==> flow/design.v <==
module PRBS #(parameter NB = 9, 
		      parameter SEED = 9'h1AA,
		      parameter HIGH = 9,
		      parameter LOW = 5)(
	output o_data,
	input i_reset, i_valid, clock, i_enable);
reg [NB-1:0] shift_reg;
always @(posedge clock) begin
	if (i_reset) begin
		shift_reg <= SEED;
	end
	else if (i_enable && i_valid) begin
		shift_reg <= {shift_reg[NB-2-:NB-1],shift_reg[LOW-1]^shift_reg[HIGH-9]};  
	end
	else 
		shift_reg <= shift_reg;
end
assign o_data = shift_reg[NB-1];
endmodule
module fir_filter #(parameter NB_COEFF = 10, NBF_COEFF = 8, OVER_SAMP = 8, N_BAUDS = 7, NB_COUNT = 3, NB_OUTPUT = 13)(
	input clk, i_enable, i_valid, i_prbs, i_rst,
	output [NB_OUTPUT-1:0]o_data
);
wire signed [NB_COEFF-1:0] coeffs [(OVER_SAMP*N_BAUDS)-1:0];  
wire signed [NB_OUTPUT-1:0] sample_add_w [OVER_SAMP - 1:0];
reg [N_BAUDS-1:0] shift_reg;
reg [ NB_COUNT-1:0]counter;
reg signed [NB_OUTPUT-1:0] sample_add;
assign coeffs[0] = 10'd0;
assign coeffs[1] = 10'd0;
assign coeffs[2] = 10'd1;
assign coeffs[3] = 10'd3;
assign coeffs[4] = 10'd4;
assign coeffs[5] = 10'd6;
assign coeffs[6] = 10'd6;
assign coeffs[7] = 10'd4;
assign coeffs[8] = 10'd0;
assign coeffs[9] = 10'd1018;
assign coeffs[10] = 10'd1009;
assign coeffs[11] = 10'd1001;
assign coeffs[12] = 10'd993;
assign coeffs[13] = 10'd990;
assign coeffs[14] = 10'd993;
assign coeffs[15] = 10'd1004;
assign coeffs[16] = 10'd0;
assign coeffs[17] = 10'd30;
assign coeffs[18] = 10'd67;
assign coeffs[19] = 10'd110;
assign coeffs[20] = 10'd154;
assign coeffs[21] = 10'd194;
assign coeffs[22] = 10'd227;
assign coeffs[23] = 10'd249;
assign coeffs[24] = 10'd256;
assign coeffs[25] = 10'd249;
assign coeffs[26] = 10'd227;
assign coeffs[27] = 10'd194;
assign coeffs[28] = 10'd154;
assign coeffs[29] = 10'd110;
assign coeffs[30] = 10'd67;
assign coeffs[31] = 10'd30;
assign coeffs[32] = 10'd0;
assign coeffs[33] = 10'd1004;
assign coeffs[34] = 10'd993;
assign coeffs[35] = 10'd990;
assign coeffs[36] = 10'd993;
assign coeffs[37] = 10'd1001;
assign coeffs[38] = 10'd1009;
assign coeffs[39] = 10'd1018;
assign coeffs[40] = 10'd0;
assign coeffs[41] = 10'd4;
assign coeffs[42] = 10'd6;
assign coeffs[43] = 10'd6;
assign coeffs[44] = 10'd4;
assign coeffs[45] = 10'd3;
assign coeffs[46] = 10'd1;
assign coeffs[47] = 10'd0;
assign coeffs[48] = 10'd0;
assign coeffs[49] = 10'd0;
assign coeffs[50] = 10'd1;
assign coeffs[51] = 10'd1;
assign coeffs[52] = 10'd1;
assign coeffs[53] = 10'd1;
assign coeffs[54] = 10'd1;
assign coeffs[55] = 10'd1;
assign o_data = sample_add;
always @(posedge clk) begin
	if (i_rst) begin
		shift_reg <= {N_BAUDS{1'b0}};
	end
	else if (i_enable && i_valid) begin
		shift_reg <= {shift_reg[N_BAUDS-2-:N_BAUDS-1],i_prbs};
	end else begin
		shift_reg <= shift_reg;
	end
end
 always @(posedge clk) begin
    if (i_rst) begin
      counter <= {NB_COUNT{1'b0}}; 
      sample_add <= {NB_OUTPUT{1'b0}};
    end 
    else begin
     	if (i_enable) begin
    		counter <= counter + 1'b1;
    		sample_add <= sample_add_w[counter];
    	end 
    	else begin
    		counter <= counter;
    		sample_add <= sample_add;
    	end
    end
 end        
 generate
 	genvar ptr;
 	for(ptr = 0; ptr < OVER_SAMP; ptr = ptr + 1) begin :adds  
 		assign sample_add_w[ptr] = $signed((shift_reg[0])? -coeffs[ptr + (OVER_SAMP*0)]:coeffs[ptr + (OVER_SAMP*0)]) +    
 								   $signed((shift_reg[1])? -coeffs[ptr + (OVER_SAMP*1)]:coeffs[ptr + (OVER_SAMP*1)]) + 
 								   $signed((shift_reg[2])? -coeffs[ptr + (OVER_SAMP*2)]:coeffs[ptr + (OVER_SAMP*2)]) + 
 								   $signed((shift_reg[3])? -coeffs[ptr + (OVER_SAMP*3)]:coeffs[ptr + (OVER_SAMP*3)]) + 
 								   $signed((shift_reg[4])? -coeffs[ptr + (OVER_SAMP*4)]:coeffs[ptr + (OVER_SAMP*4)]) + 
 								   $signed((shift_reg[5])? -coeffs[ptr + (OVER_SAMP*5)]:coeffs[ptr + (OVER_SAMP*5)]) + 
 								   $signed((shift_reg[6])? -coeffs[ptr + (OVER_SAMP*6)]:coeffs[ptr + (OVER_SAMP*6)]) ; 		
 	end
 endgenerate
endmodule
module top_tx #(parameter NB_COUNT = 3)( 
			input i_reset,
			input [3:0] i_enable,
			input clock,
			output [3:0] o_leds,
			output [12:0] fir_out
			);
reg [NB_COUNT-1:0] count;
wire valid;
wire data_prbs;
assign o_leds = i_enable;
always@(posedge clock) begin
		if (i_reset) 
			count <= {NB_COUNT{1'b0}};
		else 
			if (i_enable[0])
				count <= count + 1;
			else 
				count <= count;
end
assign valid = (count == {NB_COUNT{1'b1}})?1'b1:1'b0;
	PRBS
		u_prbs
		   (.o_data(data_prbs),
			.i_reset(i_reset),
			.i_valid(valid),
			.clock(clock),
			.i_enable(i_enable[1]));
	fir_filter
		u_fir( .clk(clock),
			   .i_rst(i_reset),
			   .i_valid(valid),
			   .i_enable(i_enable[2]),
			   .i_prbs(data_prbs),
			   .o_data(fir_out)
		);
endmodule
**Tool chain data of top_tx**

Tool output for the design above, in the order of the flow.
Line numbers count from 1 in the design file above.
Operators: Yosys type, input widths -> output width; for muxes data width and select width s.
Library cell names are shortened.
A cell with - has no value.

- Top: top_tx
- Clock port: clock
- Standard-cell library: sky130hd
- Library corner: tt_025C_1v80

**Word level**

Counts by Yosys on the flattened word-level netlist (proc, flatten, opt, wreduce; memories kept). Register bits leave out memories and registers merged into their read ports (data or address). Print and check cells are left out. Cells with the same type and inputs are merged into one.

- $add $sub $neg: 41
- Reduce/logical cells: 3
- Bitwise operators: 1
- Multiplexer cells: 38
- Equality and inequality tests: 8

Operator list:

| cell | count |
|---|---|
| $mux 10 | 36 |
| $add 13x10->13 | 24 |
| $pmux 13 s8 | 1 |
| $add 11x10->12 | 7 |
| $add 10x10->11 | 7 |
| $eq 3x3->1 const B | 5 |
| $add 12x10->13 | 1 |
| $add 3x1->3 const B | 2 |
| $eq 3x2->1 const B | 2 |
| $eq 3x1->1 const B | 1 |
| $logic_not 3->1 | 1 |
| $logic_and 1x1->1 | 2 |
| $xor 1x1->1 | 1 |
| $mux 1 | 1 |

- Output and inout bits: 17
- Register bits: 35

**Depth**

Depth = most cells in a row (Yosys ltp): at word level without a register or memory, in the mapped netlist without a sequential cell, where the memories' decode and read muxes count.

- Word-level depth: 8
- ABC_AREA: 0
- Depth in mapped cells: 27
- Gate-level depth less buffers: 27

**Netlist**

Source: synth_stat.txt of the flow (Yosys; design flattened, memories mapped). It holds for the ABC_AREA given above (unset counts as 0); a run with the other value may have another netlist.
The area totals of this step are shown rounded.

Cell types:

| cell type | count | area in all (um^2) |
|---|---|---|
| fa_1 | 185 | 3.7E+03 |
| ha_1 | 174 | 2.18E+03 |
| inv_1 | 270 | 1.01E+03 |
| dfxtp_1 | 35 | 700.672 |
| xnor2_1 | 66 | 578.054 |
| a21oi_1 | 83 | 415.398 |
| xor2_1 | 39 | 341.578 |
| nand2_1 | 77 | 289.027 |
| nor2_1 | 58 | 217.709 |
| o21ai_0 | 39 | 195.187 |
| nand3_1 | 30 | 150.144 |
| a21o_1 | 19 | 142.637 |
| o21bai_1 | 16 | 120.115 |
| a211oi_1 | 14 | 105.101 |
| nand2b_1 | 15 | 93.84 |
| a31oi_1 | 14 | 87.584 |
| clkbuf_1 | 22 | 82.579 |
| mux2i_1 | 8 | 80.077 |

Not listed: further types 46, cells in them 161.

- Mapped flip-flops: 35
- Cell area after synthesis: 11700 um^2
- Standard cells after synthesis: 1325
- Buffer cells: 28

By module: a second synthesis without flattening, with its own total; a netlist apart from the flattened one above.

- Cells (unflattened synthesis): 1030
- Area total of the unflattened synthesis: 9550 um^2

Each row is one instance without its submodules.

Modules:

| module | area (um^2) | cells | instances |
|---|---|---|---|
| fir_filter | 9030 | 980 | 1 |
| PRBS | 370 | 35 | 1 |
| top_tx | 155 | 15 | 1 |

**Path before layout**

OpenSTA on the mapped netlist: ideal clock, no wires. The path of least setup slack (recovery checks aside). Input and output delay are each 20% of the period. Register names are those of the netlist, which keeps one name where synthesis merged equal registers.

- Path kind: register to register
- Start: register u_fir.shift_reg[1]
- End: register u_fir.sample_add[12]
- Time at the first pin: 0 ps
- Setup slack: 1346 ps
- Arrival time: 7087 ps
- Path buffers: 0
- Delay of the path: 7224 ps
- Data required time: 8433 ps
- Stages on the path: 27
- Library setup time: 137 ps
- Clock period: 8570 ps
- Synthesis period reached: 7224 ps

"delay of the path" = arrival - input delay + setup time.
"stages on the path": output pins that drive a net of the path, with the launching flip-flop's if there is one; two outputs of one cell count as two.
"synthesis period reached" = period - worst setup slack (recovery checks aside). The figure is calculated, with input and output delays left at 20% of the set period.
The rows between start and end are the longest chain of elaborated cells between them; the timing report does not say that the signal goes this way. Where chains are equally long, one stands for them.
A line is the first line of the expression or statement that the cell stems from. Yosys adds cells for indexed reads and writes and turns some case tables into memories.
A register here has more assigning lines than the two given.

- Path through: dfxtp_1 > inv_1 > fa_1 > inv_1 > ha_1 > ha_1 > a21oi_1 > a211oi_1 > a311oi_1 > o21ai_0 > and2_1 > o21ai_0 > nand2_1 > fa_1 > inv_1 > fa_1 > inv_1 > fa_1 > inv_1 > ha_1 > a21oi_1 > nand3b_1 > o211ai_1 > o21bai_1 > xnor2_1 > a2111oi_0 > a311oi_1
- Cells in the longest elaborated chain: 8
- Elaborated cells on any way between the ends: 46
- Source lines of those cells: 3

RTL lines, path post-synthesis:

| element | line | text |
|---|---|---|
| start: declaration | 26 | `reg [N_BAUDS-1:0] shift_reg;` |
| start: assignment | 91 | `shift_reg <= {shift_reg[N_BAUDS-2-:N_BAUDS-1],i_prbs};` |
| start: assignment | 93 | `shift_reg <= shift_reg;` |
| $mux 10 | 116 | `$signed((shift_reg[1])? -coeffs[ptr + (OVER_SAMP*1)]:coeffs[ptr + (OVER_SAMP*1)]) +` |
| $add 10x10->11 | 115 | `assign sample_add_w[ptr] = $signed((shift_reg[0])? -coeffs[ptr + (OVER_SAMP*0)]:coeffs[ptr + (OVER_SAMP*0)]) +` |
| $add 11x10->12 | 115 |  |
| $add 13x10->13 (4 in a row) | 115 |  |
| $pmux 13 s8 | 104 | `sample_add <= sample_add_w[counter];` |
| end: assignment | 104 |  |
| end: assignment | 108 | `sample_add <= sample_add;` |
| end: declaration | 28 | `reg signed [NB_OUTPUT-1:0] sample_add;` |

**Timing after layout**

From the final timing report of run 1: the path of least setup slack in the routed layout; clock arrival at registers is part of the times.
The report prints the path's times to 10 ps; the period is as set.

- Path kind: register to register
- Start: register u_fir.shift_reg[0]
- End: register u_fir.sample_add[12]
- Data required time: 4950 ps
- Stages on the path: 28
- Path buffers: 6
- Setup slack: -1530 ps
- Arrival time: 6480 ps
- Clock period: 4740 ps
- Library setup time: 80 ps
- Time at the first pin: 290 ps

The rows between start and end are the longest chain of elaborated cells between them; the timing report does not say that the signal goes this way. Where chains are equally long, one stands for them.
A register here has more assigning lines than the two given.

- Path through: dfxtp_4 > clkinvlp_4 > buf_6 > fa_1 > buf_6 > ha_4 > ha_4 > inv_2 > fa_2 > nor3_4 > buf_4 > buf_4 > buf_4 > buf_4 > nor4_1 > or2_4 > fa_1 > fa_2 > fa_1 > inv_2 > ha_4 > a21o_1 > a221o_1 > a21oi_1 > o21ai_1 > xnor2_1 > a22oi_1 > a311oi_2
- Cells in the longest elaborated chain: 8
- Elaborated cells on any way between the ends: 40
- Source lines of those cells: 2

RTL lines, path after layout:

| element | line | text |
|---|---|---|
| start: declaration | 26 | `reg [N_BAUDS-1:0] shift_reg;` |
| start: assignment | 91 | `shift_reg <= {shift_reg[N_BAUDS-2-:N_BAUDS-1],i_prbs};` |
| start: assignment | 93 | `shift_reg <= shift_reg;` |
| $mux 10 | 115 | `assign sample_add_w[ptr] = $signed((shift_reg[0])? -coeffs[ptr + (OVER_SAMP*0)]:coeffs[ptr + (OVER_SAMP*0)]) +` |
| $add 10x10->11 | 115 |  |
| $add 11x10->12 | 115 |  |
| $add 13x10->13 (4 in a row) | 115 |  |
| $pmux 13 s8 | 104 | `sample_add <= sample_add_w[counter];` |
| end: assignment | 104 |  |
| end: assignment | 108 | `sample_add <= sample_add;` |
| end: declaration | 28 | `reg signed [NB_OUTPUT-1:0] sample_add;` |

Data sheet: physical implementation of top_tx

top_tx through Yosys and OpenROAD on sky130hd: 2 stored runs, unordered, with their settings and measured results. The constraints put input and output delay at 20% of the set period each and load the outputs with 0.01 pF.
"time of the worst setup path" means the part of the period allowed to the worst setup path (the constraints hold back 20% at inputs and 20% at outputs) less its slack; where the path has registers, the arrival times of their clocks count too.
"total power after layout": no workload was simulated; the value follows from the tool's default switching activity.
"time of the worst setup path" is given in steps of 10 ps.
The results are shown rounded.

### Run 1

Settings: `period_ns=4.74`, `CORE_UTILIZATION=40`, `SETUP_SLACK_MARGIN=0.48`, `PLACE_DENSITY_LB_ADDON=0.02`, `CORE_ASPECT_RATIO=0.67`, `CELL_PAD_IN_SITES_GLOBAL_PLACEMENT=2`, `CTS_CLUSTER_SIZE=87`, `CAP_MARGIN=30`, `MIN_ROUTING_LAYER=met2`, `MAX_ROUTING_LAYER=met4`, `CORE_MARGIN=2`, `SLEW_MARGIN=20`

- Worst setup slack after layout: -1530 ps
- Total negative slack: -9290 ps
- Chip area after synthesis (Yosys): 11700 um^2
- Post-route worst hold slack: 448 ps
- Die footprint: 30700 um^2
- Utilization of the finished layout: 54.9 %
- Time of the worst setup path: 6270 ps
- Worst setup path type: register to register
- Total power after layout: 839 uW

### Run 2

Settings: `period_ns=5.51`, `CORE_UTILIZATION=43`, `SETUP_SLACK_MARGIN=1.38`, `PLACE_DENSITY_LB_ADDON=0.16`, `CORE_MARGIN=10`, `ABC_AREA=0`, `GPL_ROUTABILITY_DRIVEN=0`, `CTS_CLUSTER_DIAMETER=317`, `MAX_ROUTING_LAYER=met4`, `CAP_MARGIN=20`, `SLEW_MARGIN=20`

- Worst setup slack after layout: -635 ps
- Total negative slack: -2930 ps
- Chip area after synthesis (Yosys): 11700 um^2
- Post-route worst hold slack: 447 ps
- Die footprint: 34200 um^2
- Utilization of the finished layout: 55.0 %
- Time of the worst setup path: 6140 ps
- Worst setup path type: register to register
- Total power after layout: 753 uW
